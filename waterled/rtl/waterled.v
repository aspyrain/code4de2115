==> flow/design.v <==
module waterled(  
  input         clock,  
  input         reset,  
  output [17:0] io_led  
);
  reg [31:0] count;  
  reg [31:0] _RAND_0;
  wire  _T_9;  
  wire [32:0] _T_12;  
  wire [31:0] _T_13;  
  wire [31:0] _T_14;  
  reg [17:0] shiftReg;  
  reg [31:0] _RAND_1;
  wire  _T_18;  
  wire [23:0] _T_21;  
  wire [23:0] _T_22;  
  wire [22:0] _T_23;  
  wire [31:0] _GEN_2;  
  wire  _T_24;  
  wire [16:0] _T_25;  
  wire  _T_26;  
  wire  _T_27;  
  wire [17:0] _T_28;  
  wire [17:0] _GEN_0;  
  assign _T_9 = count == 32'h4c4b40;  
  assign _T_12 = count + 32'h1;  
  assign _T_13 = _T_12[31:0];  
  assign _T_14 = _T_9 ? 32'h0 : _T_13;  
  assign _T_18 = reset == 1'h0;  
  assign _T_21 = 23'h4c4b40 - 23'h1;  
  assign _T_22 = $unsigned(_T_21);  
  assign _T_23 = _T_22[22:0];  
  assign _GEN_2 = {{9'd0}, _T_23};  
  assign _T_24 = count == _GEN_2;  
  assign _T_25 = shiftReg[16:0];  
  assign _T_26 = shiftReg[17];  
  assign _T_27 = ~ _T_26;  
  assign _T_28 = {_T_25,_T_27};  
  assign _GEN_0 = _T_24 ? _T_28 : shiftReg;  
  assign io_led = shiftReg;  
  always @(posedge clock) begin
    if (!reset) begin
      count <= 32'h0;
    end else begin
      if (_T_9) begin
        count <= 32'h0;
      end else begin
        count <= _T_13;
      end
    end
    if (_T_18) begin
      shiftReg <= 18'h0;
    end else begin
      if (_T_24) begin
        shiftReg <= _T_28;
      end
    end
  end
endmodule
From RTL to reports: waterled
Tool output for the design above, in the order of the flow.
Line numbers count from 1 in the design file above.
Not given: -
- top module: waterled
- clock port: clock
- standard-cell library: sky130hd
- timing corner: tt_025C_1v80

After elaboration
Yosys after proc, flatten, opt, wreduce and memory -nomap, before mapping. Enables and synchronous resets that opt folds into registers are not counted as muxes. Memory bits, and registers merged into a memory's read port (data or address), are not among the register bits. Print and check cells are not counted. Equal cells are merged and count once.
- noted bits in registers: 50
- bits in latches at 0
- noted memory bits (writable): 0
- bits in read-only memories at 0
- word width x clocked read ports at 0
- memory cells: 0
- noted input port bits: 2
- word-level cells: 8
- add/sub/neg operators: 1
- noted $mul: 0
- div/mod/pow operators: 0
- magnitude comparators: 0
- equality and inequality tests at 2
- noted shift-type cells: 0
- multiplexer cells: 0
- bitwise operators at 2
- noted reductions and logical operators: 1
- operators by type and width (operator ; number):
    equality test 32 x 23 -> 1 bit with constant B ; 2
    adder 32 x 1 -> 32 bit with constant B ; 1
    inverter 1 bit ; 2
    OR reduction 2 bit ; 1

Longest topological paths
Longest topological path by Yosys (ltp), each cell counted once; first at word level (registers and memories cut), then after technology mapping (sequential cells cut; the memories' decode and read muxes count).
- word-level depth: 2
- noted ABC_AREA: 0
- gate-level depth with buffers: 8
- noted mapped depth without buffers: 7

After synthesis
Source: synth_stat.txt of the flow (Yosys; design flattened, memories mapped). It holds for the ABC_AREA given above (unset counts as 0); a run with the other value may have another netlist.
Totals and module areas in this step are rounded.
- standard cells after synthesis at 262
- mapped area: 2370 um2
- area of sequential cells at 1000 um2
- flip-flops: 50
- buffers at 15
- cells by type (cell ; number ; total area (um2)):
    sky130_fd_sc_hd__dfxtp_1 ; 50 ; 1000.96
    sky130_fd_sc_hd__xnor2_1 ; 25 ; 218.96
    sky130_fd_sc_hd__nor2_1 ; 39 ; 146.39
    sky130_fd_sc_hd__nand2_1 ; 30 ; 112.608
    sky130_fd_sc_hd__nand3_2 ; 10 ; 100.096
    sky130_fd_sc_hd__o21ai_2 ; 10 ; 87.584
    sky130_fd_sc_hd__nand3_1 ; 16 ; 80.077
    sky130_fd_sc_hd__nor4_4 ; 3 ; 63.811
    sky130_fd_sc_hd__buf_6 ; 4 ; 45.043
    sky130_fd_sc_hd__nor4_1 ; 7 ; 43.792
    sky130_fd_sc_hd__xor2_1 ; 5 ; 43.792
    sky130_fd_sc_hd__nand4_2 ; 3 ; 37.536
    sky130_fd_sc_hd__buf_2 ; 7 ; 35.034
    sky130_fd_sc_hd__nor3_1 ; 7 ; 35.034
    sky130_fd_sc_hd__and4_1 ; 3 ; 26.275
    sky130_fd_sc_hd__inv_1 ; 7 ; 26.275
    sky130_fd_sc_hd__ha_1 ; 2 ; 25.024
    sky130_fd_sc_hd__nand4_1 ; 4 ; 25.024
Not listed: further types 19, cells in them 30.

Worst setup path after synthesis
Path of least setup slack by OpenSTA after synthesis, without wires, with an ideal clock, recovery checks aside; 20% of the period is set as input and as output delay. Where synthesis merged equal registers, the netlist keeps one of their names.
- kind: flip-flop to flip-flop
- start: register count[15]
- end: register count[23]
- noted period: 1.84 ns
- time at the first pin at 0.000 ns
- arrival time: 1.580 ns
- data required time at 1.723 ns
- noted setup slack: 0.143 ns
- path delay: 1.697 ns
- driving pins on the path at 8
- noted buffers on the path: 2
- period reached after synthesis at 1.697 ns
"path delay" is the arrival time less input delay plus setup time.
"driving pins on the path" counts driving pins, that of a launching flip-flop among them; a cell with two outputs on the path counts twice.
"period reached after synthesis" = period - worst setup slack (recovery checks aside). The figure is calculated, with input and output delays left at 20% of the set period.
The rows between start and end are the longest chain of elaborated cells between them; the timing report does not say that the signal goes this way. Where chains are equally long, one stands for them.
A line is the first line of the expression or statement that the cell stems from. Yosys adds cells for indexed reads and writes and turns some case tables into memories.
A register here has more assigning lines than the two given.
- path through: sky130_fd_sc_hd__dfxtp_1 > sky130_fd_sc_hd__buf_6 > sky130_fd_sc_hd__nor4b_1 > sky130_fd_sc_hd__nand4b_1 > sky130_fd_sc_hd__or3_1 > sky130_fd_sc_hd__nand2_1 > sky130_fd_sc_hd__buf_2 > sky130_fd_sc_hd__nor2_1
- noted cells in the longest elaborated chain: 2
- noted elaborated cells between the ends (all ways): 3
- those cells by class: 1 x add/sub; 1 x eq/ne; 1 x reduce/logical
- RTL lines, path after synthesis (what ; line ; text):
    start: declaration ; 6 ; reg [31:0] count;
    start: assignment ; 43 ; count <= 32'h0;
    start: assignment ; 48 ; count <= _T_13;
    equality test 32 x 23 -> 1 bit ; 25 ; assign _T_9 = count == 32'h4c4b40;
    OR reduction 2 bit ; - ;
    end: assignment ; 43 ;
    end: assignment ; 48 ;
    end: declaration ; 6 ;

Path in the finished layout
From the final timing report of job 1: the path of least setup slack in the routed layout; clock arrival at registers is part of the times.
- kind: flip-flop to flip-flop
- start: register count[22]
- end: register count[27]
- noted period: 2.96 ns
- time at the first pin at 0.29 ns
- arrival time: 2.27 ns
- data required time at 3.14 ns
- noted setup slack: 0.87 ns
- driving pins on the path at 7
- noted buffers on the path: 1
The rows between start and end are the longest chain of elaborated cells between them; the timing report does not say that the signal goes this way. Where chains are equally long, one stands for them.
A register here has more assigning lines than the two given.
- path through: sky130_fd_sc_hd__dfxtp_1 > sky130_fd_sc_hd__nor4b_1 > sky130_fd_sc_hd__nand4b_1 > sky130_fd_sc_hd__or3_1 > sky130_fd_sc_hd__nand2_1 > sky130_fd_sc_hd__buf_12 > sky130_fd_sc_hd__nor2_1
- noted cells in the longest elaborated chain: 2
- noted elaborated cells between the ends (all ways): 3
- those cells by class: 1 x add/sub; 1 x eq/ne; 1 x reduce/logical
- RTL lines, path post-layout (what ; line ; text):
    start: declaration ; 6 ; reg [31:0] count;
    start: assignment ; 43 ; count <= 32'h0;
    start: assignment ; 48 ; count <= _T_13;
    equality test 32 x 23 -> 1 bit ; 25 ; assign _T_9 = count == 32'h4c4b40;
    OR reduction 2 bit ; - ;
    end: assignment ; 43 ;
    end: assignment ; 48 ;
    end: declaration ; 6 ;

Top module waterled; platform sky130hd; tools Yosys and OpenROAD; 2 stored runs in no particular order. Input and output delays are each 20% of the period that was set; the output load is 0.01 pF.
"achieved clock period" means the clock period less the worst setup slack. The figure is calculated, with input and output delays left at 20% of the set period.
"critical setup path time" is the time allowed to the run's worst setup path (the clock period less input and output delay, where it has them) less its slack. Clock arrival times count: a late capture clock shortens it, a late launch clock lengthens it.
By "total power of the final layout" is meant OpenSTA's value without simulated activity: inputs other than the clock are taken to toggle once in ten clock periods, and the tool carries that through the logic.
The measured numbers are rounded.

Job 1
Settings were period_ns = 2.96; CORE_UTILIZATION = 17; PLACE_DENSITY_LB_ADDON = 0.26; HOLD_SLACK_MARGIN = 0.01; CORE_ASPECT_RATIO = 0.85; CELL_PAD_IN_SITES_GLOBAL_PLACEMENT = 3; CELL_PAD_IN_SITES_DETAIL_PLACEMENT = 0; GPL_ROUTABILITY_DRIVEN = 0; CAP_MARGIN = 15; SLEW_MARGIN = 0; CORE_MARGIN = 2
- noted the total power of the final layout: 0.00148 W
- critical setup path time at 2.09 ns
- class of the worst setup path: flip-flop to flip-flop
- utilization: 0.216
- standard-cell area after layout: 2930 um2
- post-route setup TNS at 0.000 ns
- noted the worst setup slack after layout: 0.873 ns
- worst hold slack in the final report: 0.462 ns
- noted the achieved clock period: 2.087 ns
- total die area at 14900 um2
- mapped cell area after synthesis: 2370 um2

Job 2
Settings were period_ns = 3.06; CAP_MARGIN = 20; CORE_MARGIN = 2; CORE_UTILIZATION = 40; SLEW_MARGIN = 20
- noted the total power of the final layout: 0.00116 W
- critical setup path time at 2.02 ns
- class of the worst setup path: flip-flop to flip-flop
- utilization: 0.463
- standard-cell area after layout: 2690 um2
- post-route setup TNS at 0.000 ns
- noted the worst setup slack after layout: 1.04 ns
- worst hold slack in the final report: 0.455 ns
- noted the achieved clock period: 2.021 ns
- total die area at 6570 um2
- mapped cell area after synthesis: 2370 um2
